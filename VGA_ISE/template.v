==> flow/design.v <==
module pixel_itr(
    input wire clk,
    input wire pix_clk,
    input wire rst,
    output wire [9:0] pix_x,
    output wire [9:0] pix_y,
    output wire h_sync,
    output wire v_sync,
    output wire draw_active,
    output wire screen_end,
    output wire draw_end
    );
    parameter h_sync_strt = 16;          
    parameter h_sync_end  = 16 + 96;         
    parameter v_sync_strt = 480 + 10;        
    parameter v_sync_end  = 480 + 10 + 2;   
    parameter h_draw_min  = 16 + 96 + 48;   
    parameter v_draw_max  = 480 - 1;            
    parameter h_max = 800;           
    parameter v_max = 525 - 1;
    reg [9:0] h_pos=0;
	 reg [9:0] v_pos=0; 
    assign h_sync = (h_pos >= h_sync_strt && h_pos < h_sync_end) ? 0 : 1;
    assign v_sync = (v_pos >= v_sync_strt && v_pos < v_sync_end) ? 0 : 1;
    assign pix_x = (h_pos >= h_draw_min) ? h_pos - h_draw_min : 0;        
	 assign pix_y = (v_pos <= v_draw_max) ? v_pos : v_draw_max;        
    assign draw_active = (h_pos < h_draw_min | v_pos > v_draw_max) ? 0 : 1;
    assign screen_end = (h_pos == h_max & v_pos == v_max);
    assign draw_end = (h_pos == h_max & v_pos == v_draw_max);
    always @ (posedge clk) begin
        if (rst) begin
            h_pos <= 0; 
            v_pos <= 0;
        end
        if(pix_clk) begin
            if (h_pos < h_max) begin
                h_pos <= h_pos + 1; 
            end
            else begin
                h_pos <= 0;
                v_pos <= v_pos + 1;
            end
            if (v_pos == v_max) begin
                    v_pos <= 0;
            end
        end
    end
endmodule
module screen_design(
	input clk,
	input rst,
	output h_sync,
	output v_sync,
	output r_out,
	output g_out,
	output b_out
);
reg count = 0, pix_clk = 0;
always @(posedge clk) begin
	if (rst == 1) begin
		count <= 0;
		pix_clk <= 0;
	end 
	if (count == 1) begin
		pix_clk <= 1;
		count <= 0;
	end 
	else begin
		pix_clk <= 0;
		count <= count + 1;
	end
end
wire [9:0] pix_x;
wire [9:0] pix_y;
pixel_itr show(
	.clk(clk),
   .pix_clk(pix_clk),
	.rst(rst),
	.pix_x(pix_x),
	.pix_y(pix_y),
	.h_sync(h_sync),
	.v_sync(v_sync)
);
wire win1, win2, win3, win4;
assign win1 = (pix_y > 400) & (pix_y < 450);
assign win2 = (pix_x > 620) & (pix_x < 630);
assign win3 = (pix_x > 20) & (pix_x< 640); 
assign r_out = win1;
assign g_out = win2;
assign b_out = win3;
endmodule
# From RTL to reports: screen_design
# Tool output for the design above, in the order of the flow.
# Line numbers count from 1 in the design file above.
# Cell names lack the library's common part.
# Not given: --
# design
top_module	screen_design
clk_port	clk
lib	sky130hd
corner	tt_025C_1v80

# Word-level counts
# Yosys after proc, flatten, opt, wreduce and memory -nomap, before mapping. Memory bits, and registers merged into a memory's read port (data or address), are not among the register bits. Print and check cells are not counted. Equal cells are merged and count once.
# classes
muxes	12
reduce_and_logical	3
cmp	13
add_sub_neg	4
logic	3
n_eq	1
# op_table
operator	n
10-bit two-way mux	9
10-bit less-than comparator with constant B	3
10-bit by 1-bit adder with 10-bit output with constant B	2
10-bit by 9-bit less-than comparator with 1-bit output with constant B	2
10-bit greater-than comparator with constant B	1
10-bit equality test with constant B	1
10-bit by 5-bit >= comparator with 1-bit output with constant B	1
10-bit by 5-bit greater-than comparator with 1-bit output with constant B	1
10-bit by 7-bit less-than comparator with 1-bit output with constant B	1
10-bit by 8-bit subtractor with 10-bit output with constant B	1
10-bit by 8-bit >= comparator with 1-bit output with constant B	1
10-bit by 9-bit >= comparator with 1-bit output with constant B	1
10-bit by 9-bit greater-than comparator with 1-bit output with constant B	1
10-bit by 9-bit less-or-equal comparator with 1-bit output with constant B	1
1-bit AND	3
1-bit two-way mux	3
1-bit logical AND	2
2-bit nonzero test	1
1-bit adder with constant B	1
# word_totals
in_bits	2
ff_bits	22
elab_cells	40
output_inout_bits	5

# Longest topological paths
# Yosys ltp: most cells in a row. Word level: on the elaborated netlist, between registers, memories and ports. Mapped: between sequential cells and ports; inverters and the memories' decode and read muxes count.
# depth
ltp_word	4
ABC_AREA	0
depth_mapped	7
mapped_depth_nobuf	6

# Netlist
# The flow's flattened synthesis, as Yosys stat reports it; memories are mapped. The netlist is that of the ABC_AREA named above (0 if unset); the other value can give another one.
# Totals and module areas in this step are rounded.
# by_type
cell_type	n	area_total_um2
edfxtp_1	10	300.288
dfxtp_1	12	240.23
ha_1	8	100.096
nor2_1	21	78.826
a21oi_1	12	60.058
nand2_1	16	60.058
inv_1	12	45.043
nand3_1	9	45.043
xnor2_1	5	43.792
and3_1	5	31.28
nor3_1	6	30.029
or4_1	4	30.029
o311ai_4	1	26.275
xor2_1	3	26.275
a31oi_1	4	25.024
o21ai_0	5	25.024
or3_1	4	25.024
clkbuf_1	6	22.522
# Other cell types: 30; their cells: 37.
# synth_totals
area_um2	1500
seq_area_um2	540
buf_cells	10
ffs	22
mapped_cells	180
# By module: a second synthesis without flattening, with its own total; a netlist apart from the flattened one above.
# hier_totals
cells_unflattened	195
hier_area_um2	1700
# Rows give one instance, submodules left out.
# modules
mod	instances	cells	mod_area_um2	seq_area_um2
pixel_itr	1	175	1500	500
screen_design	1	20	170	40

# Worst setup path after synthesis
# Path of least setup slack by OpenSTA after synthesis, without wires, with an ideal clock, recovery checks aside; 20% of the period is set as input and as output delay. Where synthesis merged equal registers, the netlist keeps one of their names.
# synth_path
path_kind	register -> output
from	register show.h_pos[5]
to	output port g_out
clock_period_ns	3.0
t_arrival_ns	1.689
driving_pins	8
out_delay_ns	0.600
path_buffers	1
path_delay_ns	1.689
slack_ns	0.711
required_time_ns	2.400
period_less_setup_slack_ns	2.289
# "path_delay_ns" is the arrival time less input delay plus setup time.
# At an output port there is no setup time.
# "driving_pins": output pins that drive a net of the path, with the launching flip-flop's if there is one; two outputs of one cell count as two.
# "period_less_setup_slack_ns" is the clock period less the worst setup slack; recovery checks do not enter. This is arithmetic on one report: input and output delays are still those of the set period (20% each).
# The rows between start and end are the longest chain of elaborated cells between them; the timing report does not say that the signal goes this way. Where chains are equally long, one stands for them.
# Each line given opens the expression or statement behind the cell; cells for indexed reads and writes are added by Yosys, which also makes memories of some case tables.
# A register here has more assigning lines than the two given.
# synth_via
cell_sequence	edfxtp_1 -> buf_2 -> inv_1 -> ha_1 -> nor2b_1 -> a31oi_1 -> a21oi_1 -> nor3b_1
elab_chain_len	4
# synth_lines
element	line_no	text
from (decl)	21	reg [9:0] h_pos=0;
from (assign)	32	h_pos <= 0;
from (assign)	37	h_pos <= h_pos + 1;
10-bit by 8-bit >= comparator with 1-bit output	25	assign pix_x = (h_pos >= h_draw_min) ? h_pos - h_draw_min : 0;
10-bit two-way mux	25
10-bit greater-than comparator	86	assign win2 = (pix_x > 620) & (pix_x < 630);
1-bit AND	86
to (decl)	55	output g_out,

# Path in the finished layout
# From the final timing report of flow run 1: the path of least setup slack in the routed layout; clock arrival at registers is part of the times.
# layout_path
path_kind	register -> output
from	register show.v_pos[4]
to	output port r_out
required_time_ns	2.35
out_delay_ns	0.59
slack_ns	0.14
clock_period_ns	2.94
t_arrival_ns	2.21
driving_pins	7
path_buffers	2
# The rows between start and end are the longest chain of elaborated cells between them; the timing report does not say that the signal goes this way. Where chains are equally long, one stands for them.
# A register here has more assigning lines than the two given.
# layout_via
cell_sequence	dfxtp_1 -> clkbuf_1 -> o41ai_1 -> a21oi_1 -> a31oi_1 -> nor3_1 -> clkdlybuf4s50_1
elab_chain_len	4
# layout_lines
element	line_no	text
from (decl)	22	reg [9:0] v_pos=0;
from (assign)	33	v_pos <= 0;
from (assign)	41	v_pos <= v_pos + 1;
10-bit by 9-bit less-or-equal comparator with 1-bit output	26	assign pix_y = (v_pos <= v_draw_max) ? v_pos : v_draw_max;
10-bit two-way mux	26
10-bit by 9-bit greater-than comparator with 1-bit output	85	assign win1 = (pix_y > 400) & (pix_y < 450);
1-bit AND	85
to (decl)	54	output r_out,

# Stored flow runs of screen_design (2 of them; Yosys, OpenROAD, sky130hd). They differ in their settings and are not a sequence. Constraints: input delay and output delay 20% of the set period each, output load 0.01 pF.
# "period_reached_ns": clock period set for the run, less the worst setup slack. It is reckoned from that one timing run; input and output delays stay at 20% of the period that was set.
# By "timing.worst_path_ns" is meant the share of the clock period that the worst setup path is allowed (20% is reserved at inputs, 20% at outputs), minus its slack. Clock arrival times at its registers enter into it.
# Measured values are rounded.
# Among the settings, -- means not set for that run.
run name	period_ns	CORE_UTILIZATION	PLACE_DENSITY	HOLD_SLACK_MARGIN	CORE_MARGIN	GPL_TIMING_DRIVEN	GPL_ROUTABILITY_DRIVEN	CTS_CLUSTER_DIAMETER	CAP_MARGIN	SLEW_MARGIN	MIN_ROUTING_LAYER	MAX_ROUTING_LAYER	CORE_ASPECT_RATIO	CELL_PAD_IN_SITES_GLOBAL_PLACEMENT	CELL_PAD_IN_SITES_DETAIL_PLACEMENT	TNS_END_PERCENT	ABC_AREA	timing.setup.ws_ns	fin_util_pct	total_negative_slack_ns	period_reached_ns	yosys.chip_area_um2	timing.worst_path_ns	worst_setup_path_type	die_footprint_um2
flow run 1	2.94	64	0.62	-0.06	7	0	1	261	20	20	met2	met4	--	--	--	--	--	0.14	76	0.000	2.796	1500	2.21	register -> output	3900
flow run 2	1.54	24	--	--	2	--	1	362	20	20	met1	met5	0.74	3	1	30	1	-0.43	37	-1.7	1.974	1600	1.67	register -> output	7400
